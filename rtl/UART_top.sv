==> flow/design.v <==
`timescale 1ns / 1ps
interface uart_if # (parameter DATA_BITS = 8);
    logic [DATA_BITS-1 :0] data;
    logic       valid;
    logic       ready;
    logic       sig;
    logic       parity;
    modport tx(
        input data, valid, parity,
        output ready, sig
        );
    modport rx(
        output data, valid,
        input ready, sig
        );
endinterface 
`timescale 1ns / 1ps
module UART_top 
#(
    parameter DATA_BITS = 8,                     
    parameter int BAUD_RATE = 9600,              
    parameter int SYS_CLK = 100_000_000,         
    parameter int STOP_BITS = 1,                 
    parameter HAS_PARITY = 0,                    
    parameter PARITY_EVEN = 0,                   
    parameter ADDR_WIDTH = 2                     
)
(
    input logic clk,                             
    input logic reset,                           
    input logic UART_TXD_IN,                     
    output logic UART_RXD_OUT,                   
    input logic [DATA_BITS-1:0] out_tx,          
    input logic write_req,                       
    output logic full_tx,                        
    input logic read_req,                        
    output logic [DATA_BITS-1:0] rx_data,        
    output logic empty_rx                        
);
    logic empty_tx, tx_valid, tx_ready;
    logic [DATA_BITS-1:0] tx_data;
    sync_fifo #(
        .ADDR_WIDTH(ADDR_WIDTH),
        .DATA_WIDTH(DATA_BITS)
    ) tx_fifo (
        .clk(clk),
        .reset(reset),
        .write_req(write_req),
        .read_req(tx_ready),                         
        .data_in(out_tx),
        .data_out(tx_data),
        .full(full_tx),
        .empty(empty_tx)
    );
    uart_tx #(
        .DATA_BITS(DATA_BITS),
        .BAUD_RATE(BAUD_RATE),
        .SYS_CLK(SYS_CLK),
        .STOP_BITS(STOP_BITS),
        .HAS_PARITY(HAS_PARITY),
        .PARITY_EVEN(PARITY_EVEN)
    ) u1 (
        .clk(clk),
        .reset(reset),
        .data(tx_data),
        .valid(tx_valid),                            
        .ready(tx_ready),                            
        .sig(UART_RXD_OUT)
    );
    logic full_rx, rx_ready, rx_valid;
    logic [DATA_BITS-1:0] out_rx;
    uart_rx #(
        .DATA_BITS(DATA_BITS),
        .BAUD_RATE(BAUD_RATE),
        .SYS_CLK(SYS_CLK),
        .STOP_BITS(STOP_BITS),
        .HAS_PARITY(HAS_PARITY),
        .PARITY_EVEN(PARITY_EVEN)
    ) u2 (
        .clk(clk),
        .reset(reset),
        .sig(UART_TXD_IN),
        .ready(rx_ready),                            
        .valid(rx_valid),                            
        .data_out(out_rx)
    );
    sync_fifo #(
        .ADDR_WIDTH(ADDR_WIDTH),
        .DATA_WIDTH(DATA_BITS)
    ) rx_fifo (
        .clk(clk),
        .reset(reset),
        .write_req(rx_valid),                        
        .read_req(read_req),
        .data_in(out_rx),
        .data_out(rx_data),
        .full(full_rx),
        .empty(empty_rx)
    );
    assign rx_ready = ~full_rx;                      
    assign tx_valid = ~empty_tx;                     
endmodule
module block_ram
#(
    parameter int ADDR_WIDTH = 4,
                  DATA_WIDTH = 8
)
(
    input logic clk,
    input logic write_en,
    input logic read_en,
    input logic  [ADDR_WIDTH-1:0] write_addr,
    input logic  [ADDR_WIDTH-1:0] read_addr,
    input logic  [DATA_WIDTH-1:0] data_in,
    output logic [DATA_WIDTH-1:0] data_out
);
    (* ram_style = "block" *) logic [DATA_WIDTH-1:0] mem [0:2**ADDR_WIDTH-1];
    always_ff @(posedge clk) begin
        if (write_en)
            mem[write_addr] <= data_in;
        if (read_en)
            data_out <= mem[read_addr];
    end
endmodule
`timescale 1ns / 1ps
module sync_fifo
#(
    parameter int ADDR_WIDTH = 4,
    parameter int DATA_WIDTH = 8
)
(
    input logic clk,
    input logic reset,
    input logic write_req, read_req,         
    input logic [DATA_WIDTH-1:0] data_in,
    output logic [DATA_WIDTH-1:0] data_out,
    output logic full, empty
);
    localparam MAX = 2**ADDR_WIDTH;          
    logic [ADDR_WIDTH-1:0] write_ptr, read_ptr;      
    logic [ADDR_WIDTH:0] fifo_counter;               
    logic write_en, read_en;                         
    block_ram #(
        .DATA_WIDTH(DATA_WIDTH),
        .ADDR_WIDTH(ADDR_WIDTH)
    ) ram (
        .clk(clk),
        .write_en(write_en),
        .read_en(read_en),
        .write_addr(write_ptr),
        .read_addr(read_ptr),
        .data_in(data_in),
        .data_out(data_out)
    );
    assign write_en = !full && write_req;
    assign read_en = !empty && read_req;
    always_ff @(posedge clk or posedge reset) begin
        if(reset)begin
           fifo_counter <= 0;
           write_ptr <= 0;
           read_ptr <= 0; 
        end
        else begin
            case({write_en, read_en})
            2'b01:  begin 
                read_ptr <= read_ptr + 1;
                fifo_counter <= fifo_counter - 1;
            end
            2'b10:  begin
                write_ptr <= write_ptr + 1;
                fifo_counter <= fifo_counter + 1;
            end
            2'b11:  begin
                read_ptr <= read_ptr + 1;
                write_ptr <= write_ptr + 1;
            end
            default:    begin
            end
            endcase
        end
    end
    assign full = (fifo_counter == MAX);
    assign empty = (fifo_counter == 0);
endmodule
module timer #(parameter int time0 = 2000) (
    input logic clk,
    input logic reset,
    input logic enable,
    output logic done 
);
localparam int NUM_BITS =  (time0 > 1)? $clog2(time0) : 1;   
logic [NUM_BITS - 1 : 0] out;                                
always_ff @(posedge clk or posedge reset) begin
    if (reset)
        out <= 0;
    else if(enable) begin
        if (out == time0 - 1)
            out <= 0;
        else
            out <= out + 1;
    end
    else 
        out <= 0;
end
assign done = (out == time0 - 1);                         
endmodule
module uart_rx 
#(  
    parameter DATA_BITS        = 8,
    parameter int BAUD_RATE    = 115200,
    parameter int SYS_CLK      = 100_000_000,
    parameter int STOP_BITS    = 1,      
    parameter HAS_PARITY       = 0,    
    parameter PARITY_EVEN      = 0     
)
( 
    input logic clk,
    input logic reset,
    input logic sig,     
    input logic ready,   
    output logic valid,  
    output logic [DATA_BITS-1:0] data_out
);
    localparam int FRAME_BITS = DATA_BITS + HAS_PARITY;
    localparam int N = SYS_CLK/BAUD_RATE;
    localparam int N1 = N + (N/2); 
    logic tick, tick1;               
    logic enable, enable1;           
    logic parity;                    
    logic [FRAME_BITS-1:0] data_reg;
    logic computed_parity;           
    logic [$clog2(FRAME_BITS):0] bit_counter;
    logic [$clog2 (STOP_BITS):0] stop_counter;
    typedef enum logic [1:0] {IDLE, START, SHIFT, DONE} StateType;
    StateType ns, cs;
    timer #(N) baud_generator (clk, reset, enable, tick);        
    timer #(N1) onenhalf (clk, reset, enable1, tick1);            
    always_comb begin
        ns = cs;
        case(cs)
            IDLE: begin
                if(sig == 0)                     
                    ns = START;
            end
            START: begin
                if(tick1)                           
                    ns = SHIFT;
            end
            SHIFT: begin
                if(tick)
                    if (bit_counter == FRAME_BITS - 1)
                        ns = DONE;
            end
            DONE: begin
                if (tick)
                    if (stop_counter == STOP_BITS - 1 )
                        ns = IDLE;
            end
        endcase
    end
    always_ff @ (posedge clk or posedge reset) begin
        if(reset) begin
            cs <= IDLE;
            data_out <= 0;
            bit_counter <= 0;
            stop_counter <= 0;
            enable <= 0;
            enable1 <= 0;
            valid <= 0;
        end
        else begin
            cs <= ns;
            if (valid && ready)  
                valid <= 0;
            else if (cs == IDLE && sig == 0) begin	
                enable1 <= 1;                    
                stop_counter <= 0;               
            end
            else if(cs == START && tick1) begin
                enable <= 1;                     
                enable1 <= 0;
                bit_counter <= 1;    
                data_reg[FRAME_BITS-1] <= sig;				 
            end
            else if(cs == SHIFT && tick) begin
                data_reg <= {sig, data_reg[FRAME_BITS-1:1]};		 
                bit_counter <= bit_counter + 1;
            end
            else if(cs == DONE && tick) begin
                enable <= 0;
                stop_counter <= stop_counter + 1;
                if(HAS_PARITY && (computed_parity != parity))
                    valid <= 0;
                else
                    valid <= 1;
            end
        end
    end
    assign data_out = data_reg [DATA_BITS-1 : 0];
    assign parity = data_reg [FRAME_BITS-1];
    assign computed_parity = (PARITY_EVEN)? (^data_out) : ~(^data_out);
endmodule
module uart_tx
#(
    parameter DATA_BITS        = 8,
    parameter int BAUD_RATE    = 115200,
    parameter int SYS_CLK      = 100_000_000,
    parameter int STOP_BITS    = 1,
    parameter HAS_PARITY       = 0,    
    parameter PARITY_EVEN      = 0     
)
(
    input  logic clk,
    input  logic reset,
    input logic [DATA_BITS-1 : 0] data, 
    input logic valid,
    output logic ready, sig
);
    localparam int N = SYS_CLK / BAUD_RATE;
    localparam int FRAME_BITS = 1 + DATA_BITS + HAS_PARITY + STOP_BITS;  
    localparam [STOP_BITS-1:0] STOP_PATTERN = {STOP_BITS{1'b1}};         
    typedef enum logic [1:0] { IDLE, LOAD, SHIFT, DONE } state_t;
    state_t cs, ns;
    logic [FRAME_BITS-1:0] data_reg;
    logic [$clog2(FRAME_BITS):0] bit_counter;
    logic parity_bit;
    logic tick;
    timer #(N) baud_generator (
        .clk(clk),
        .reset(reset),
        .enable(1'b1),
        .done(tick)
    );
    always_comb begin
        if (HAS_PARITY) begin
            parity_bit = ^data;
            if (!PARITY_EVEN)
                parity_bit = ~parity_bit;
        end else begin
            parity_bit = 1'b0;
        end
    end
    always_comb begin
        ns = cs;
        case (cs)
            IDLE:  if (valid && ready) ns = LOAD;
            LOAD:  if (tick) ns = SHIFT;
            SHIFT: if (tick && bit_counter == FRAME_BITS-1) ns = DONE;
            DONE:  if (tick) ns = IDLE;
        endcase
    end
    always_ff @(posedge clk or posedge reset) begin
        if (reset) begin
            cs <= IDLE;
            bit_counter <= 0;
            ready <= 1;
            sig <= 1;  
        end else begin
            cs <= ns;
            case (cs)
                IDLE: begin
                    ready <= 1;
                end
                LOAD: if (tick) begin
                    bit_counter <= 0;
                    ready <= 0;
                    if (HAS_PARITY)
                        data_reg <= {STOP_PATTERN, parity_bit, data, 1'b0};
                    else
                        data_reg <= {STOP_PATTERN, data, 1'b0};
                end
                SHIFT: if (tick) begin
                    sig <= data_reg[0];
                    data_reg <= data_reg >> 1;
                    bit_counter <= bit_counter + 1;
                end
                DONE: if (tick) begin
                    sig <= 1;
                    ready <= 1;
                end
            endcase
        end
    end
endmodule
### Tool chain data of UART_top

The steps from the RTL of UART_top to its reports follow in flow order.
Lines are those of the file above, counted from 1.
Library cell names are shortened.
A cell with - has no value.

* top module: UART_top
* clock input: clk
* standard-cell library: sky130hd
* corner: tt_025C_1v80

### Word-level counts

Source: Yosys, flattened and elaborated, memories not mapped. Widths are those after wreduce. Registers that Yosys merges into a memory's read port (data or address) are not register bits. Print and check cells do not count. Equal cells are merged and count once.
Memory sizes are those after Yosys's memory passes, which may raise the word count (mostly to a power of two), join words into wider ones and drop unused or constant bits.

* clocked read ports x word width: 16
* bits in writable memories: 64
* memory cells: 2
* output and inout bits: 11
* register bits after elaboration: 85
* input port bits: 13

Memory list
* rx_fifo.ram.mem: words 4, width 8, read ports 1, wr ports 1, line 117 `(* ram_style = "block" *) logic [DATA_WIDTH-1:0] mem [0:2**ADDR_WIDTH-1];`
* tx_fifo.ram.mem: words 4, width 8, read ports 1, wr ports 1, line 117

* equality and inequality tests: 36
* muxes and demuxes: 52
* bitwise operators: 6
* add/sub/neg operators: 14
* reduce/logical cells: 44

Operators by type and width (number)
* 14-bit 2-to-1 mux: 5
* 14-bit by 1-bit adder with 14-bit output (second input constant): 3
* 14-bit equality test (second input constant): 3
* 2-bit 2-to-1 mux: 12
* 4-bit AND reduction: 5
* 10-bit parallel mux with 2-bit select: 1
* 10-bit 2-to-1 mux: 2
* 1-bit 2-to-1 mux: 19
* 2-bit by 1-bit != test with 1-bit output (second input constant): 9
* 2-bit nonzero test: 9
* 2-bit equality test (second input constant): 8
* 2-bit != test (second input constant): 8
* 2-bit parallel mux with 4-bit select: 2
* 8-bit 2-to-1 mux: 2
* 3-bit AND reduction: 4
* 3-bit parallel mux with 2-bit select: 2
* 1-bit logical AND: 11
* 5-bit parallel mux with 2-bit select: 1
* 5-bit 2-to-1 mux: 2
* 2-bit by 1-bit adder with 2-bit output (second input constant): 4
* 2-bit by 1-bit equality test with 1-bit output (second input constant): 4
* 2-bit OR reduction: 4
* 4-bit 2-to-1 mux: 2
* 1-bit NOT: 6
* 3-bit by 1-bit adder with 3-bit output (second input constant): 2
* 3-bit by 1-bit subtractor with 3-bit output (second input constant): 2
* 3-bit equality test (second input constant): 2
* 3-bit logical NOT: 2

Other operator kinds: 12; their cells: 16.

### Longest topological paths

Longest topological path by Yosys (ltp), each cell counted once; first at word level (registers and memories cut), then after technology mapping (sequential cells cut; the memories' decode and read muxes count).

* depth in word-level cells: 7
* ABC_AREA: 0
* depth in mapped cells: 8
* gate-level depth less buffers: 8

### Netlist

Source: synth_stat.txt of the flow (Yosys; design flattened, memories mapped). It holds for the ABC_AREA given above (unset counts as 0); a run with the other value may have another netlist.
Totals and module areas in this step are rounded.

Cell types
* dfrtp_1: number 71, total area 1.78E+03 sq um
* edfxtp_1: number 50, total area 1501.44 sq um
* xor2_1: number 30, total area 262.752 sq um
* mux4_2: number 8, total area 180.173 sq um
* ha_1: number 13, total area 162.656 sq um
* nor2_1: number 35, total area 131.376 sq um
* mux2_2: number 11, total area 123.869 sq um
* nand4_1: number 18, total area 112.608 sq um
* dfstp_2: number 4, total area 105.101 sq um
* nand2_1: number 26, total area 97.594 sq um
* and2_1: number 15, total area 93.84 sq um
* xnor2_1: number 10, total area 87.584 sq um
* nand3_1: number 16, total area 80.077 sq um
* o21ai_0: number 13, total area 65.062 sq um
* and3_1: number 10, total area 62.56 sq um
* and4_1: number 7, total area 61.309 sq um
* buf_4: number 8, total area 60.058 sq um
* a22o_1: number 6, total area 52.55 sq um

Not listed: further types 36, cells in them 98.

* flip-flops: 125
* sequential part of the area: 3380 sq um
* cell area after synthesis: 5690 sq um
* cell count: 449
* buffers: 22

The figures by module come from a second, unflattened synthesis with its own total; it is not the netlist above.

* cell total of the unflattened synthesis: 524
* area (unflattened synthesis): 7380 sq um

Each row is one instance without its submodules.

By module
* block_ram: cells 54, area 1430 sq um, times used 2
* timer (time0=10416): cells 70, area 699 sq um, times used 2
* uart_tx: cells 74, area 985 sq um, times used 1
* sync_fifo: cells 30, area 367 sq um, times used 2
* uart_rx: cells 72, area 702 sq um, times used 1
* timer (time0=15624): cells 68, area 699 sq um, times used 1
* UART_top: cells 2, area 7.5 sq um, times used 1

### Timing after synthesis

Path of least setup slack by OpenSTA after synthesis, without wires, with an ideal clock, recovery checks aside; 20% of the period is set as input and as output delay. Where synthesis merged equal registers, the netlist keeps one of their names.

* kind: reg-to-reg
* start: register u1.baud_generator.out[8]
* end: register u1.data_reg[0]
* arrival time: 2039 ps
* setup slack: 424 ps
* data required time: 2463 ps
* buffers on the path: 0
* library setup time: 377 ps
* launch time at the first pin: 0 ps
* delay of the path: 2416 ps
* driving pins on the path: 5
* period: 2840 ps
* synthesis period reached: 2416 ps

"delay of the path" is the arrival time less input delay plus setup time.
"driving pins on the path" counts driving pins, that of a launching flip-flop among them; a cell with two outputs on the path counts twice.
"synthesis period reached" is the clock period less the worst setup slack; recovery checks do not enter. This is arithmetic on one report: input and output delays are still those of the set period (20% each).
The rows between start and end are the longest chain of elaborated cells between them; the timing report does not say that the signal goes this way. Where chains are equally long, one stands for them.
Each line given opens the expression or statement behind the cell; cells for indexed reads and writes are added by Yosys, which also makes memories of some case tables.
A register here has more assigning lines than the two given.
The path ends at the enable pin of a flip-flop; only ways to that pin are counted.

* cells stage by stage: dfrtp_1 > or4b_2 > nor4_1 > o21ai_1 > nor2_1
* cells in the longest elaborated chain: 3
* elaborated cells between the ends (all ways): 4
* those cells by class: eq/ne: 3; reduce/logical: 1

RTL lines, path post-synthesis
* from (decl): line 192 `logic [NUM_BITS - 1 : 0] out;`
* from (assign): line 195 `out <= 0;`
* from (assign): line 200 `out <= out + 1;`
* 14-bit equality test: line 205 `assign done = (out == time0 - 1);`
* 2-bit != test
* 4-bit AND reduction
* to (assign): line 368 `data_reg <= {STOP_PATTERN, parity_bit, data, 1'b0};`
* to (assign): line 370 `data_reg <= {STOP_PATTERN, data, 1'b0};`
* to (decl): line 324 `logic [FRAME_BITS-1:0] data_reg;`

### Worst path after layout

From the final timing report of run B: the path of least setup slack in the routed layout; clock arrival at registers is part of the times.
The path's times are printed in steps of 10 ps; the period is the one set.

* kind: reg-to-reg
* start: register u1.baud_generator.out[10]
* end: register u1.data_reg[3]
* library setup time: 280 ps
* period: 2590 ps
* data required time: 2720 ps
* setup slack: 580 ps
* launch time at the first pin: 410 ps
* arrival time: 2130 ps
* driving pins on the path: 6
* buffers on the path: 1

The rows between start and end are the longest chain of elaborated cells between them; the timing report does not say that the signal goes this way. Where chains are equally long, one stands for them.
A register here has more assigning lines than the two given.
The path ends at the enable pin of a flip-flop; only ways to that pin are counted.

* cells stage by stage: dfrtp_1 > or4bb_4 > nor4_4 > o21ai_4 > nor2_4 > buf_12
* cells in the longest elaborated chain: 3
* elaborated cells between the ends (all ways): 4
* those cells by class: eq/ne: 3; reduce/logical: 1

RTL lines, path after layout
* from (decl): line 192 `logic [NUM_BITS - 1 : 0] out;`
* from (assign): line 195 `out <= 0;`
* from (assign): line 200 `out <= out + 1;`
* 14-bit equality test: line 205 `assign done = (out == time0 - 1);`
* 2-bit != test
* 4-bit AND reduction
* to (assign): line 368 `data_reg <= {STOP_PATTERN, parity_bit, data, 1'b0};`
* to (assign): line 370 `data_reg <= {STOP_PATTERN, data, 1'b0};`
* to (decl): line 324 `logic [FRAME_BITS-1:0] data_reg;`

Data sheet: physical implementation of UART_top

Measured results for UART_top: 2 stored runs of the Yosys and OpenROAD flow on sky130hd. The settings differ; the order carries no meaning. The constraints put input and output delay at 20% of the set period each and load the outputs with 0.01 pF.
"period reached": clock period set for the run, less the worst setup slack. It is reckoned from that one timing run; input and output delays stay at 20% of the period that was set.
"allowed time less slack (worst setup path)" means the part of the period allowed to the worst setup path (the constraints hold back 20% at inputs and 20% at outputs) less its slack; where the path has registers, the arrival times of their clocks count too.
"power consumption": no workload was simulated; the value follows from the tool's default switching activity.
"allowed time less slack (worst setup path)" is given in steps of 10 ps.
The results are shown rounded.

### Run A

==> flow/run.sh <==
#!/bin/bash
# the make line also repeats the synthesis and layout settings of config.mk as NAME=value (left out here)
make -C /OpenROAD-flow-scripts/flow DESIGN_CONFIG=/design/flow/config.mk WORK_HOME=/design/flow/orfs CLKGATE_MAP_FILE= finish
==> flow/config.mk <==
export PLATFORM = sky130hd
export DESIGN_NAME = UART_top
export DESIGN_NICKNAME = UART_top
export VERILOG_FILES = /design/flow/design.v
export SDC_FILE = /design/flow/constraint.sdc
export NUM_CORES = 4
export LEC_CHECK = 0
export CAP_MARGIN = 5
export CORE_MARGIN = 8
export CORE_UTILIZATION = 69
export GPL_TIMING_DRIVEN = 1
export PLACE_DENSITY_LB_ADDON = 0.03
export SETUP_SLACK_MARGIN = 0.45
export SLEW_MARGIN = 10
==> flow/constraint.sdc <==
create_clock -name core_clock -period 1.65 [get_ports {clk}]
set_input_delay 0.3300 -clock core_clock [delete_from_list [all_inputs] [get_ports {clk}]]
set_output_delay 0.3300 -clock core_clock [all_outputs]
set_load 0.01 [all_outputs]

Outcome of run A: incomplete, clock tree synthesis halted on DPL-0038

### Run B

==> flow/run.sh <==
#!/bin/bash
# the make line also repeats the synthesis and layout settings of config.mk as NAME=value (left out here)
make -C /OpenROAD-flow-scripts/flow DESIGN_CONFIG=/design/flow/config.mk WORK_HOME=/design/flow/orfs CLKGATE_MAP_FILE= finish
==> flow/config.mk <==
export PLATFORM = sky130hd
export DESIGN_NAME = UART_top
export DESIGN_NICKNAME = UART_top
export VERILOG_FILES = /design/flow/design.v
export SDC_FILE = /design/flow/constraint.sdc
export NUM_CORES = 4
export LEC_CHECK = 0
export CAP_MARGIN = 20
export CORE_MARGIN = 2
export CORE_UTILIZATION = 40
export SETUP_SLACK_MARGIN = 0.76
export SLEW_MARGIN = 20
==> flow/constraint.sdc <==
create_clock -name core_clock -period 2.59 [get_ports {clk}]
set_input_delay 0.5180 -clock core_clock [delete_from_list [all_inputs] [get_ports {clk}]]
set_output_delay 0.5180 -clock core_clock [all_outputs]
set_load 0.01 [all_outputs]

Results of run B:
- Synthesized cell area: 5690 sq um
- Die size: 15200 sq um
- Utilization: 52.4%
- Power consumption: 5.27 mW
- Smallest setup slack: 585 ps
- Smallest hold slack: 450 ps
- Allowed time less slack (worst setup path): 2010 ps
- Worst setup path kind: reg-to-reg
- Period reached: 2005 ps
- Standard-cell area after layout: 7270 sq um
- Total negative setup slack: 0 ps
